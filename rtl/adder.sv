==> flow/design.v <==
module adder #(
  parameter int datawidth_p = 8
) (
  input clk_i,
  input rst_i,
  input valid_i,
  input [datawidth_p-1:0] data_i,
  output ready_o,
  input [15:0] len_i,
  input start_i,
  output done_o,
  output [31:0] result_o
);
typedef enum logic [2:0] {StIdle, StAdd0, StAdd1, StAdd2, StAdd3, StDone} state_e;
state_e state_d, state_q;
logic [0:0] done_d, done_q;
logic [31:0] result_d, result_q;
logic [15:0] len_cnt_d, len_cnt_q;
logic [31:0] cur_operand_d, cur_operand_q;
always_ff @( posedge clk_i ) begin : ff_adder
  if (rst_i) begin
    state_q <= StIdle;
    done_q <= 1'b0;
    result_q <= '0;
    len_cnt_q <= '0;
    cur_operand_q <= '0;
  end else begin
    state_q <= state_d;
    done_q <= done_d;
    result_q <= result_d;
    len_cnt_q <= len_cnt_d;
    cur_operand_q <= cur_operand_d;
  end
end
always_comb begin : comb_adder
  state_d = state_q;
  done_d = done_q;
  result_d = result_q;
  cur_operand_d = cur_operand_q;
  len_cnt_d = len_cnt_q;
  case (state_q)
    StIdle: begin
      done_d = 1'b0;
      if (start_i) begin
        state_d = StAdd0;
        result_d = '0;
        cur_operand_d[31:24] = data_i;
        len_cnt_d = len_i;
      end
    end
    StAdd0: begin
      done_d = 1'b0;
      if (valid_i) begin
        state_d = StAdd1;
        cur_operand_d[23:16] = data_i;
      end
    end
    StAdd1: begin
      done_d = 1'b0;
      if (valid_i) begin
        state_d = StAdd2;
        cur_operand_d[15:8] = data_i;
      end
    end
    StAdd2: begin
      done_d = 1'b0;
      if (valid_i) begin
        len_cnt_d = len_cnt_q - 1;
        cur_operand_d[7:0] = data_i;
        state_d = StAdd3;
      end
    end
    StAdd3: begin
      done_d = 1'b0;
        if (len_cnt_d === '0) begin
          result_d = result_q + cur_operand_d;
          cur_operand_d = '0;
          done_d = 1'b1;
          state_d = StIdle;
        end else if (valid_i) begin
          result_d = result_q + cur_operand_d;
          state_d = StAdd0;
          cur_operand_d = '0;
          cur_operand_d[31:24] = data_i;
        end
    end
    StDone: begin
      done_d = 1'b1;
      if (start_i) begin
        state_d = StAdd0;
        len_cnt_d = len_i;
      end
    end
  endcase
end
assign done_o = done_q;
assign result_o = result_q;
assign ready_o = 1'b1;
endmodule
Tool chain data of adder

What the tools print for adder, step after step.
Line numbers count from 1 in the design file above.
Cell names lack the library's common part.
The mark -- stands for no value.

Top module: adder
Clock input: clk_i
Library: sky130hd
Corner: tt_025C_1v80

Elaborated design

Counts by Yosys on the flattened word-level netlist (proc, flatten, opt, wreduce; memories kept). Register bits leave out memories and registers merged into their read ports (data or address). Print and check cells are left out. Cells with the same type and inputs are merged into one.

Bits of input ports: 28
Register bits: 84
Cells after elaboration: 62

Reduce/logical cells: 16
Add/sub/neg operators: 2
Equality and inequality tests: 12
Multiplexer cells: 24

Operator list:

| kind                                               | count |
| two-way mux 32 bit                                 | 4 |
| case mux 32 bit (select 2 bit)                     | 1 |
| case mux 8 bit (select 2 bit)                      | 4 |
| adder 32 bit                                       | 1 |
| case mux 16 bit (select 2 bit)                     | 1 |
| two-way mux 16 bit                                 | 2 |
| two-way mux 24 bit                                 | 1 |
| two-way mux 3 bit                                  | 6 |
| subtractor 16 x 1 -> 16 bit with constant B        | 1 |
| case equality test 16 x 1 -> 1 bit with constant B | 1 |
| two-way mux 8 bit                                  | 2 |
| AND reduction 3 bit                                | 5 |
| case mux 3 bit (select 5 bit)                      | 1 |
| nonzero test 2 bit                                 | 5 |
| inequality test 2 bit with constant B              | 4 |
| equality test 3 x 2 -> 1 bit with constant B       | 2 |
| equality test 3 bit with constant B                | 2 |
| AND reduction 6 bit                                | 1 |
| nonzero test 5 bit                                 | 1 |
| OR reduction 4 bit                                 | 1 |
| equality test 3 x 1 -> 1 bit with constant B       | 1 |
| inequality test 3 bit with constant B              | 1 |
| logical NOT 3 bit                                  | 1 |
| nonzero test 3 bit                                 | 1 |
| case mux 1 bit (select 3 bit)                      | 1 |
| inequality test 2 x 1 -> 1 bit with constant B     | 1 |
| OR reduction 2 bit                                 | 1 |
| two-way mux 1 bit                                  | 1 |

Depth

Yosys ltp: most cells in a row. Word level: on the elaborated netlist, between registers, memories and ports. Mapped: between sequential cells and ports; inverters and the memories' decode and read muxes count.

Depth in word-level cells: 4
ABC_AREA: 0
Mapped depth: 12
Depth with buffers taken out: 12

Synthesis result

The flow's flattened synthesis, as Yosys stat reports it; memories are mapped. The netlist is that of the ABC_AREA named above (0 if unset); the other value can give another one.

Cells by type:

| type     | count | total area (sq um) |
| dfxtp_1  | 86    | 1.72E+03 |
| ha_1     | 33    | 412.896 |
| a21oi_1  | 66    | 330.317 |
| o21ai_0  | 64    | 320.307 |
| mux2i_1  | 26    | 260.25 |
| nand2_1  | 67    | 251.491 |
| nor2_1   | 67    | 251.491 |
| xor2_1   | 16    | 140.134 |
| nand3_1  | 19    | 95.091 |
| xnor2_1  | 9     | 78.826 |
| clkbuf_1 | 19    | 71.318 |
| a22o_1   | 7     | 61.309 |
| a21o_1   | 8     | 60.058 |
| inv_1    | 16    | 60.058 |
| nor3_1   | 12    | 60.058 |
| nor2b_1  | 9     | 56.304 |
| nand2b_1 | 8     | 50.048 |
| a211oi_1 | 6     | 45.043 |

Not listed: further types 45, cells in them 91.

Flip-flop cells: 86
Buffers: 33
Mapped cells: 629
Chip area (Yosys): 5049.8 sq um

Path before layout

OpenSTA on the mapped netlist: ideal clock, no wires. The path of least setup slack (recovery checks aside). Input and output delay are each 20% of the period. Register names are those of the netlist, which keeps one name where synthesis merged equal registers.

Path kind: register -> register
From: register result_q[0]
To: register result_q[28]
Clock period: 2.63 ns
Path slack: -0.104 ns
Launch time at the first pin: 0.000 ns
Data required time: 2.513 ns
Stages on the path: 13
Path delay: 2.734 ns
Path buffers: 0
Arrival time: 2.617 ns
Synthesis period reached: 2.734 ns

"path delay" = arrival - input delay + setup time.
"stages on the path": output pins that drive a net of the path, with the launching flip-flop's if there is one; two outputs of one cell count as two.
"synthesis period reached" = period - worst setup slack (recovery checks aside). The figure is calculated, with input and output delays left at 20% of the set period.
The rows between start and end are the longest chain of elaborated cells between them; the timing report does not say that the signal goes this way. Where chains are equally long, one stands for them.
A line is the first line of the expression or statement that the cell stems from. Yosys adds cells for indexed reads and writes and turns some case tables into memories.

Cell sequence: dfxtp_1 -> ha_1 -> inv_1 -> fa_1 -> nand2b_1 -> a21oi_1 -> o211ai_2 -> a2111oi_2 -> nor2_1 -> a21o_1 -> o21ai_0 -> xor2_1 -> a22o_1
Length of the longest elaborated chain: 4

Ends and longest elaborated chain, after synthesis:

| item                           | line | text |
| start: declaration             | 17   | `logic [31:0] result_d, result_q;` |
| start: assignment              | 24   | `result_q <= '0;` |
| start: assignment              | 30   | `result_q <= result_d;` |
| adder 32 bit                   | 81   | `result_d = result_q + cur_operand_d;` |
| two-way mux 32 bit             | 80   | `end else if (valid_i) begin` |
| two-way mux 32 bit             | 75   | `if (len_cnt_d === '0) begin` |
| case mux 32 bit (select 2 bit) | 41   | `case (state_q)` |
| end: assignment                | 24   |  |
| end: assignment                | 30   |  |
| end: declaration               | 17   |  |

Worst path after layout

From the final timing report of stored run 1: the path of least setup slack in the routed layout; clock arrival at registers is part of the times.

Path kind: register -> register
From: register result_q[1]
To: register result_q[29]
Path buffers: 0
Data required time: 3.93 ns
Launch time at the first pin: 0.34 ns
Path slack: 0.87 ns
Arrival time: 3.07 ns
Clock period: 3.7 ns
Stages on the path: 11

The rows between start and end are the longest chain of elaborated cells between them; the timing report does not say that the signal goes this way. Where chains are equally long, one stands for them.

Cell sequence: dfxtp_1 -> ha_1 -> a211oi_1 -> nor2_1 -> o31a_1 -> a211oi_4 -> o31ai_1 -> a31o_2 -> a31oi_1 -> xor2_1 -> o21ai_0
Length of the longest elaborated chain: 4

Ends and longest elaborated chain, after layout:

| item                           | line | text |
| start: declaration             | 17   | `logic [31:0] result_d, result_q;` |
| start: assignment              | 24   | `result_q <= '0;` |
| start: assignment              | 30   | `result_q <= result_d;` |
| adder 32 bit                   | 81   | `result_d = result_q + cur_operand_d;` |
| two-way mux 32 bit             | 80   | `end else if (valid_i) begin` |
| two-way mux 32 bit             | 75   | `if (len_cnt_d === '0) begin` |
| case mux 32 bit (select 2 bit) | 41   | `case (state_q)` |
| end: assignment                | 24   |  |
| end: assignment                | 30   |  |
| end: declaration               | 17   |  |

Measured data: module adder, platform sky130hd, 2 stored runs of the flow under differing settings, order arbitrary. Input and output delays are each 20% of the period that was set; the output load is 0.01 pF.
By "worst setup path time" is meant the share of the clock period that the worst setup path is allowed (20% is reserved at inputs, 20% at outputs), minus its slack. Clock arrival times at its registers enter into it.
By "overall power" is meant OpenSTA's value without simulated activity: inputs other than the clock are taken to toggle once in ten clock periods, and the tool carries that through the logic.
Among the settings, - means not set for that run.
Among the results, - means that no value is shown for the run.

| name                                      | stored run 1         | stored run 2 |
| period_ns                                 | 3.7                  | 2.14         |
| CORE_UTILIZATION                          | 17                   | 72           |
| SETUP_SLACK_MARGIN                        | 0.63                 | 0.54         |
| PLACE_DENSITY_LB_ADDON                    | 0.07                 | 0.05         |
| CORE_MARGIN                               | 3                    | 2            |
| CELL_PAD_IN_SITES_GLOBAL_PLACEMENT        | 0                    | 0            |
| ABC_AREA                                  | 0                    | -            |
| GPL_ROUTABILITY_DRIVEN                    | 0                    | 1            |
| CTS_CLUSTER_SIZE                          | 53                   | -            |
| CTS_CLUSTER_DIAMETER                      | 344                  | -            |
| MIN_ROUTING_LAYER                         | met2                 | met2         |
| CAP_MARGIN                                | 20                   | 20           |
| SLEW_MARGIN                               | 20                   | 20           |
| CELL_PAD_IN_SITES_DETAIL_PLACEMENT        | -                    | 0            |
| GPL_TIMING_DRIVEN                         | -                    | 1            |
| standard-cell area after layout (sq um)   | 6459.9               | -            |
| lowest setup slack (ns)                   | 0.868                | -            |
| chip area after synthesis (Yosys) (sq um) | 5049.8               | -            |
| full die area (sq um)                     | 31808.7              | -            |
| worst setup path time (ns)                | 2.83                 | -            |
| type of the worst setup path              | register -> register | -            |
| total negative setup slack (ns)           | 0.000                | -            |
| overall power (mW)                        | 2.368                | -            |

Stored run 2: incomplete, clock tree synthesis halted on DPL-0038
